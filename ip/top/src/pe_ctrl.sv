==> flow/design.v <==
module SV_PE_ctrl(
    input clk,
    input READY,
    input rstn,
    output reg mult_seln,
    output reg acc_seln,
    output reg opsum_seln,
    output reg ipsum_seln,
    input [7:0] kernel_size,
    output hold_psum
);
    parameter [2:0] STATE_IDLE = 2'b00;
    parameter [2:0] STATE_IPSUM = 2'b01;
    parameter [2:0] STATE_OP = 2'b10;
    parameter [2:0] STATE_OPSUM = 2'b11;
    reg [1:0] current_state;
    reg [1:0] next_state;
    reg [7:0] MAC_counter = 8'b0; 
    reg out_valid;
    assign hold_psum = (current_state == STATE_OP && MAC_counter == 0) ? 1'b1 : 1'b0;
    always_ff @(posedge clk) begin : MAC_counting
        if(current_state != STATE_OP) begin
            MAC_counter <= 8'b0;
        end else begin
            MAC_counter <= MAC_counter + 1;
        end
        if(MAC_counter == kernel_size-2) begin
            out_valid <= 1'b1;
        end else begin
            out_valid <= 1'b0;
        end 
    end 
    always_ff @(posedge clk or negedge rstn) begin : STATE_machine 
        if (~rstn) begin
            current_state <= STATE_IDLE;
        end else begin
            current_state <= next_state;
        end
    end
    always_comb begin : STATE_definition
        case (current_state)
            STATE_IDLE: begin 
                mult_seln =1;  
                acc_seln = 1;  
                opsum_seln = 1;  
                ipsum_seln = 1;
                next_state = READY ? STATE_IPSUM : STATE_IDLE;
            end
            STATE_IPSUM: begin
                mult_seln = 1;  
                acc_seln = 1;  
                opsum_seln = 1;  
                ipsum_seln = 0;  
                next_state = STATE_OP;
            end 
            STATE_OP: begin
                mult_seln = 0;  
                acc_seln = 0;  
                opsum_seln = 1;
                ipsum_seln = 1;  
                next_state = out_valid ? STATE_OPSUM : STATE_OP;  
            end 
            STATE_OPSUM: begin
                mult_seln = 0;  
                acc_seln = 0;
                opsum_seln = 0;
                ipsum_seln = 1; 
                next_state = READY ? STATE_IPSUM : STATE_IDLE;
            end 
            default : begin
                mult_seln = 1;
                acc_seln = 1;
                opsum_seln = 1;
                ipsum_seln = 1;
                next_state = STATE_IDLE;
            end
        endcase
    end
endmodule
Reports on SV_PE_ctrl
What the tools print for SV_PE_ctrl, step after step.
Lines are those of the file above, counted from 1.
Library cell names are shortened.
The mark n/a stands for no value.
Inputs
  top module: SV_PE_ctrl
  clock input: clk
  library: sky130hd
  corner: tt_025C_1v80

Word level
Yosys after proc, flatten, opt, wreduce and memory -nomap, before mapping. Enables and synchronous resets that opt folds into registers are not counted as muxes. Memory bits, and registers merged into a memory's read port (data or address), are not among the register bits. Print and check cells are not counted. Equal cells are merged and count once.
Bit counts
  elaborated cells: 26
  flip-flop bits (word level): 11
  bits in latches: 0
  input port bits: 11
  memories: 0
  bits in writable memories: 0
  output and inout bits: 5
  word width x clocked read ports: 0
  memory bits (read-only): 0
Cells by class
  mux-type cells: 8
  bitwise logic cells: 0
  eq/ne operators: 5
  multiply operators: 0
  order comparisons: 0
  div/mod/pow operators: 0
  shifts and indexed selects: 0
  reductions and logical operators: 8
  $add $sub $neg: 2
Operators with widths (number)
  8-bit by 32-bit == test with 1-bit output: 1
  8-bit by 2-bit subtractor with 9-bit output with constant B: 1
  8-bit by 1-bit adder with 8-bit output with constant B: 1
  8-bit logical NOT: 1
  2-bit OR reduction: 3
  3-bit OR reduction: 2
  2-bit parallel mux with 3-bit select: 1
  1-bit parallel mux with 2-bit select: 3
  2-bit == test with constant B: 2
  1-bit 2-to-1 mux: 4
  2-bit by 1-bit == test with 1-bit output with constant B: 1
  2-bit inequality test with constant B: 1
  2-bit logical NOT: 1
  1-bit logical AND: 1

Depth
Yosys ltp: most cells in a row. Word level: on the elaborated netlist, between registers, memories and ports. Mapped: between sequential cells and ports; inverters and the memories' decode and read muxes count.
Depth
  depth in word-level cells: 3
  ABC_AREA: 0
  depth in mapped cells: 6
  mapped depth without buffers: 6

Netlist
The flow's flattened synthesis, as Yosys stat reports it; memories are mapped. The netlist is that of the ABC_AREA named above (0 if unset); the other value can give another one.
Cells by type
  dfxtp_1: number 9, total area 180.173 sq um
  dfrtp_1: number 3, total area 75.072 sq um
  xor2_1: number 8, total area 70.067 sq um
  xnor2_1: number 7, total area 61.309 sq um
  nor2_1: number 13, total area 48.797 sq um
  ha_1: number 3, total area 37.536 sq um
  dfstp_2: number 1, total area 26.275 sq um
  inv_1: number 7, total area 26.275 sq um
  nand3_1: number 5, total area 25.024 sq um
  nor3_4: number 1, total area 16.266 sq um
  a2111oi_2: number 1, total area 15.014 sq um
  and3_1: number 2, total area 12.512 sq um
  nor2b_1: number 2, total area 12.512 sq um
  nor3b_2: number 1, total area 12.512 sq um
  or3_1: number 2, total area 12.512 sq um
  buf_6: number 1, total area 11.261 sq um
  or3_4: number 1, total area 11.261 sq um
  a21bo_1: number 1, total area 10.01 sq um
Other cell types: 15; their cells: 16.
Mapped netlist
  cell count: 84
  area of sequential cells: 281.5 sq um
  buffer cells: 3
  synthesis area: 775.7 sq um
  mapped flip-flops: 13

Worst setup path after synthesis
Source: OpenSTA report_checks on the synthesized netlist (no wires, ideal clock, input and output delay 20% of the period each), path of least setup slack; recovery checks are left aside. Register names are those of the netlist, which keeps one name where synthesis merged equal registers.
Timing path after synthesis
  path type: input port to flip-flop
  from: in kernel_size[1]
  to: reg out_valid
  arrival: 1.512 ns
  path slack: 0.815 ns
  launch time at the first pin: 0.486 ns
  path delay: 1.129 ns
  library setup time: 0.103 ns
  period: 2.43 ns
  data required time: 2.327 ns
  path buffers: 0
  driving pins on the path: 6
  external input delay: 0.486 ns
  synthesis period reached: 1.615 ns
"path delay" = arrival - input delay + setup time.
"driving pins on the path": output pins that drive a net of the path, with the launching flip-flop's if there is one; two outputs of one cell count as two.
"synthesis period reached" = period - worst setup slack (recovery checks aside). The figure is calculated, with input and output delays left at 20% of the set period.
The rows between start and end are the longest chain of elaborated cells between them; the timing report does not say that the signal goes this way. Where chains are equally long, one stands for them.
Each line given opens the expression or statement behind the cell; cells for indexed reads and writes are added by Yosys, which also makes memories of some case tables.
Between the ends, after synthesis
  cell sequence: inv_1 -> ha_1 -> nor3b_2 -> xor2_1 -> o22a_1 -> a2111oi_2
  cells in the longest elaborated chain: 3
  elaborated cells between the ends (all ways): 3
  source lines of those cells: 1
  those cells by class: add/sub: 1; eq/ne: 1; mux: 1
RTL lines, path after synthesis
  from (decl): RTL line 9  | input [7:0] kernel_size,
  8-bit by 2-bit subtractor with 9-bit output: RTL line 27  | if(MAC_counter == kernel_size-2) begin
  8-bit by 32-bit == test with 1-bit output: RTL line 27
  1-bit 2-to-1 mux: RTL line 27
  to (assign): RTL line 28  | out_valid <= 1'b1;
  to (assign): RTL line 30  | out_valid <= 1'b0;
  to (decl): RTL line 19  | reg out_valid;

Path in the finished layout
From the final timing report of flow run 2: the path of least setup slack in the routed layout; clock arrival at registers is part of the times.
Timing path post-layout
  path type: flip-flop to output port
  from: reg current_state
  to: out ipsum_seln
  arrival: 1.28 ns
  driving pins on the path: 4
  path buffers: 2
  launch time at the first pin: 0.27 ns
  data required time: 1.58 ns
  period: 1.97 ns
  path slack: 0.30 ns
  external output delay: 0.39 ns
An end named without its bit number is one bit of that signal or, where synthesis recoded a state register, one of its new flip-flops.
The rows between start and end are the longest chain of elaborated cells between them; the timing report does not say that the signal goes this way. Where chains are equally long, one stands for them.
Between the ends, post-layout
  cell sequence: dfrtp_1 -> buf_6 -> or3_1 -> buf_2
  cells in the longest elaborated chain: 3
  elaborated cells between the ends (all ways): 6
  those cells by class: eq/ne: 3; mux: 1; reduce/logical: 2
RTL lines, path post-layout
  from (decl): RTL line 16  | reg [1:0] current_state;
  from (assign): RTL line 35  | current_state <= STATE_IDLE;
  from (assign): RTL line 37  | current_state <= next_state;
  2-bit == test: RTL line 41  | case (current_state)
  3-bit OR reduction
  1-bit parallel mux with 2-bit select: RTL line 41
  to (decl): RTL line 8  | output reg ipsum_seln,

# Flow runs of SV_PE_ctrl

Top module SV_PE_ctrl; platform sky130hd; tools Yosys and OpenROAD; 2 stored runs in no particular order. Input and output delays are each 20% of the period that was set; the output load is 0.01 pF.
"achieved clock period (ns)" means the clock period less the worst setup slack. The figure is calculated, with input and output delays left at 20% of the set period.
"worst setup path time (ns)" = time allowed to the worst setup path (clock period - input delay - output delay, where it has them) - its slack; a late launch clock adds to it, a late capture clock takes from it.
"finish__power__total" rests on the timing tool's default activity at the inputs, not on a simulated workload.

settings of flow run 1
{
  "period_ns": 2.5,
  "CORE_UTILIZATION": 62,
  "PLACE_DENSITY_LB_ADDON": 0.17,
  "CORE_ASPECT_RATIO": 0.75,
  "CELL_PAD_IN_SITES_GLOBAL_PLACEMENT": 1,
  "TNS_END_PERCENT": 70,
  "CTS_CLUSTER_SIZE": 26,
  "MIN_ROUTING_LAYER": "met1",
  "CAP_MARGIN": 20,
  "CORE_MARGIN": 2,
  "SLEW_MARGIN": 20
}
report of flow run 1: did not finish, floorplan, PDN-0185

settings of flow run 2
{
  "period_ns": 1.97,
  "CORE_UTILIZATION": 39,
  "SETUP_SLACK_MARGIN": 0.58,
  "PLACE_DENSITY_LB_ADDON": 0.19,
  "TNS_END_PERCENT": 90,
  "GPL_TIMING_DRIVEN": 0,
  "CTS_CLUSTER_DIAMETER": 188,
  "MIN_ROUTING_LAYER": "met1",
  "MAX_ROUTING_LAYER": "met5",
  "CAP_MARGIN": 20,
  "CORE_MARGIN": 2,
  "SLEW_MARGIN": 20
}
report of flow run 2
yosys chip area after synthesis (um^2): 775.7
finish__design__die__area: 2362.0
finish__design__instance__area__stdcell: 1211.2
finish__design__instance__utilization: 0.6302
finish__timing__setup__ws: 0.296
finish__timing__setup__tns: 0.000
finish__timing__hold__ws: 0.309
finish__power__total: 1.430e-03
achieved clock period (ns): 1.674
worst setup path time (ns): 1.28
worst setup path kind: flip-flop to output port
