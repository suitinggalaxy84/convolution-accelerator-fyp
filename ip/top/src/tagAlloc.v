==> flow/design.v <==
`timescale 1ns / 1ps
module tagAlloc #(
    parameter NUM_COL    = 8     
)(
    input  wire                     clk,    
    input  wire                     rstn,    
    input  wire                     flush_tag,  
    input  wire [$clog2(NUM_COL):0]    tag_in,  
    input wire [NUM_COL-1:0] tag_locks,
    input wire [7:0] kernel_size,
    output wire [NUM_COL-1:0][$clog2(NUM_COL):0] tag_out,  
    output reg tag_busy
);
    reg [$clog2(NUM_COL):0] tag_reg [NUM_COL-1:0]; 
    wire [NUM_COL-1:0] lock_mask;
    wire [NUM_COL-1:0] masked_locks;
    assign lock_mask = ~((1'b1 << kernel_size) - 1'b1);
    assign masked_locks = (tag_locks & ~lock_mask) | lock_mask;
    always@(posedge clk or negedge rstn) begin
        if(~rstn) begin
            tag_busy <= 1;
        end else begin
            tag_busy <= &masked_locks ? 1'b0 : 1'b1;
        end 
    end 
    genvar j;
    generate
    for(j=0;j<NUM_COL;j=j+1) begin
        assign tag_out[j] = masked_locks[j] ? 0 : tag_reg[j];
    end 
    endgenerate 
    integer i;
    always @(posedge clk or negedge rstn) begin
        if(~rstn) begin
            for(i=0; i<NUM_COL; i=i+1) begin
                tag_reg[i] <= 0;
            end
        end else begin 
            for(i=0; i<NUM_COL-1; i=i+1) begin
                tag_reg[i+1] <= masked_locks[i] ? tag_reg[i] : 0;
            end 
        end 
    end 
    always @(posedge clk or negedge rstn) begin
        if(~rstn) begin
            tag_reg[0] <= 0;
        end else if(flush_tag) begin
            tag_reg[0] <= tag_in;
        end else begin
            tag_reg[0] <= tag_reg[0];
        end
    end 
endmodule
== From RTL to reports: tagAlloc ==
Tool output for the design above, in the order of the flow.
Line numbers count from 1 in the design file above.
Library cell names are shortened.
Not given: -

* Design top: tagAlloc
* Clock: clk
* Cell library: sky130hd
* Corner: tt_025C_1v80

== After elaboration ==
Source: Yosys, flattened and elaborated. Widths are those after wreduce; folded enables and synchronous resets count as part of the registers. Registers that Yosys merges into a memory's read port (data or address) are not register bits. Print and check cells do not count. Equal cells are merged and count once.

* Add/sub/neg operators: 1
* Reductions and logical operators: 1
* Mux-type cells: 1
* Shift operators: 1
* Bitwise gates (word level): 4

{| class="wikitable"
|+ Operators with widths
! kind !! count
|-
| 8-bit inverter || 2
|-
| 1-bit by 8-bit left shift with 8-bit output (first input constant) || 1
|-
| 8-bit by 1-bit subtractor with 8-bit output (second input constant) || 1
|-
| 8-bit bitwise AND || 1
|-
| 8-bit OR || 1
|-
| 8-bit AND reduction || 1
|-
| 1-bit 2-to-1 mux || 1
|}

* Word-level cells: 9
* Input port bits: 23
* Output and inout bits: 33
* Bits in registers: 1

== Logic depth ==
Yosys ltp: most cells in a row. Word level: on the elaborated netlist, between registers, memories and ports. Mapped: between sequential cells and ports; inverters and the memories' decode and read muxes count.

* Depth in word-level cells: 8
* ABC_AREA: 1
* Mapped depth: 12
* Depth with buffers taken out: 12

== Netlist ==
The flow's flattened synthesis, as Yosys stat reports it; memories are mapped. The netlist is that of the ABC_AREA named above (0 if unset); the other value can give another one.

* Mapped flip-flops: 1
* Mapped cells: 93
* Synthesis area: 598.1 sq um
* Sequential area: 26.3 sq um

{| class="wikitable"
|+ Cells by type
! type !! count !! total area (sq um)
|-
| buf_4 || 32 || 240.23
|-
| nand2_1 || 12 || 45.043
|-
| inv_1 || 11 || 41.29
|-
| nor2_1 || 11 || 41.29
|-
| nor2_4 || 3 || 33.782
|-
| nand4_1 || 5 || 31.28
|-
| dfstp_2 || 1 || 26.275
|-
| nand3_1 || 5 || 25.024
|-
| nand3_2 || 2 || 20.019
|-
| nor2_8 || 1 || 20.019
|-
| ha_1 || 1 || 12.512
|-
| nor2_2 || 2 || 12.512
|-
| or2_2 || 2 || 12.512
|-
| nand2_4 || 1 || 11.261
|-
| a21oi_2 || 1 || 8.758
|-
| o21bai_1 || 1 || 7.507
|-
| o21ai_0 || 1 || 5.005
|-
| conb_1 || 1 || 3.754
|}

== Path before layout ==
OpenSTA on the mapped netlist: ideal clock, no wires. The path of least setup slack (recovery checks aside). Input and output delay are each 20% of the period. Register names are those of the netlist, which keeps one name where synthesis merged equal registers.

* Kind: input to register
* Start: input kernel_size[7]
* End: register tag_busy
* Driving pins on the path: 10
* Data arrival time: 1820 ps
* Library setup time: 64 ps
* Slack: 446 ps
* Clock period: 2330 ps
* Buffers on the path: 0
* Path delay: 1418 ps
* Data required time: 2266 ps
* External input delay: 466 ps
* Period reached after synthesis: 1884 ps

"path delay" is the arrival time less input delay plus setup time.
"driving pins on the path": output pins that drive a net of the path, with the launching flip-flop's if there is one; two outputs of one cell count as two.
"period reached after synthesis" is the clock period less the worst setup slack; recovery checks do not enter. This is arithmetic on one report: input and output delays are still those of the set period (20% each).
The rows between start and end are the longest chain of elaborated cells between them; the timing report does not say that the signal goes this way. Where chains are equally long, one stands for them.
A line is the first line of the expression or statement that the cell stems from. Yosys adds cells for indexed reads and writes and turns some case tables into memories.

* Path through: nor2_4 -> nand4_1 -> or2_2 -> ha_1 -> or2_2 -> nand2_1 -> a21oi_2 -> nand3_1 -> nor2_1 -> nand3_1
* Length of the longest elaborated chain: 8

{| class="wikitable"
|+ RTL lines, path after synthesis
! what !! RTL line !! text
|-
| from (decl) || 10 || <nowiki>input wire [7:0] kernel_size,</nowiki>
|-
| 1-bit by 8-bit left shift with 8-bit output || 17 || <nowiki>assign lock_mask = ~((1'b1 << kernel_size) - 1'b1);</nowiki>
|-
| 8-bit by 1-bit subtractor with 8-bit output || 17 ||
|-
| 8-bit inverter || 17 ||
|-
| 8-bit inverter || 18 || <nowiki>assign masked_locks = (tag_locks & ~lock_mask) | lock_mask;</nowiki>
|-
| 8-bit bitwise AND || 18 ||
|-
| 8-bit OR || 18 ||
|-
| 8-bit AND reduction || 23 || <nowiki>tag_busy <= &masked_locks ? 1'b0 : 1'b1;</nowiki>
|-
| 1-bit 2-to-1 mux || 23 ||
|-
| to (assign) || 21 || <nowiki>tag_busy <= 1;</nowiki>
|-
| to (assign) || 23 ||
|-
| to (decl) || 12 || <nowiki>output reg tag_busy</nowiki>
|}

Ticket comment

Record of 2 stored runs of the RTL-to-layout flow on tagAlloc, platform sky130hd. The runs are unordered. Constraints: input delay and output delay 20% of the set period each, output load 0.01 pF.

=== Record 1 ===
{| class="wikitable"
! Setting !! Value
|-
| period_ns || 3.51
|-
| CORE_UTILIZATION || 57
|-
| SETUP_SLACK_MARGIN || 0.16
|-
| PLACE_DENSITY_LB_ADDON || 0.29
|-
| CORE_MARGIN || 5
|-
| CELL_PAD_IN_SITES_DETAIL_PLACEMENT || 2
|-
| ABC_AREA || 1
|-
| GPL_TIMING_DRIVEN || 1
|-
| CTS_CLUSTER_DIAMETER || 122
|-
| CAP_MARGIN || 20
|-
| SLEW_MARGIN || 20
|}
Stopped before the end: placement reported DPL-0033.

=== Record 2 ===
{| class="wikitable"
! Setting !! Value
|-
| period_ns || 1.22
|-
| CORE_UTILIZATION || 61
|-
| PLACE_DENSITY_LB_ADDON || 0.19
|-
| CORE_ASPECT_RATIO || 1.27
|-
| CELL_PAD_IN_SITES_DETAIL_PLACEMENT || 0
|-
| TNS_END_PERCENT || 85
|-
| SLEW_MARGIN || 35
|-
| CAP_MARGIN || 20
|-
| CORE_MARGIN || 2
|}
Stopped before the end: floorplanning reported PDN-0185.
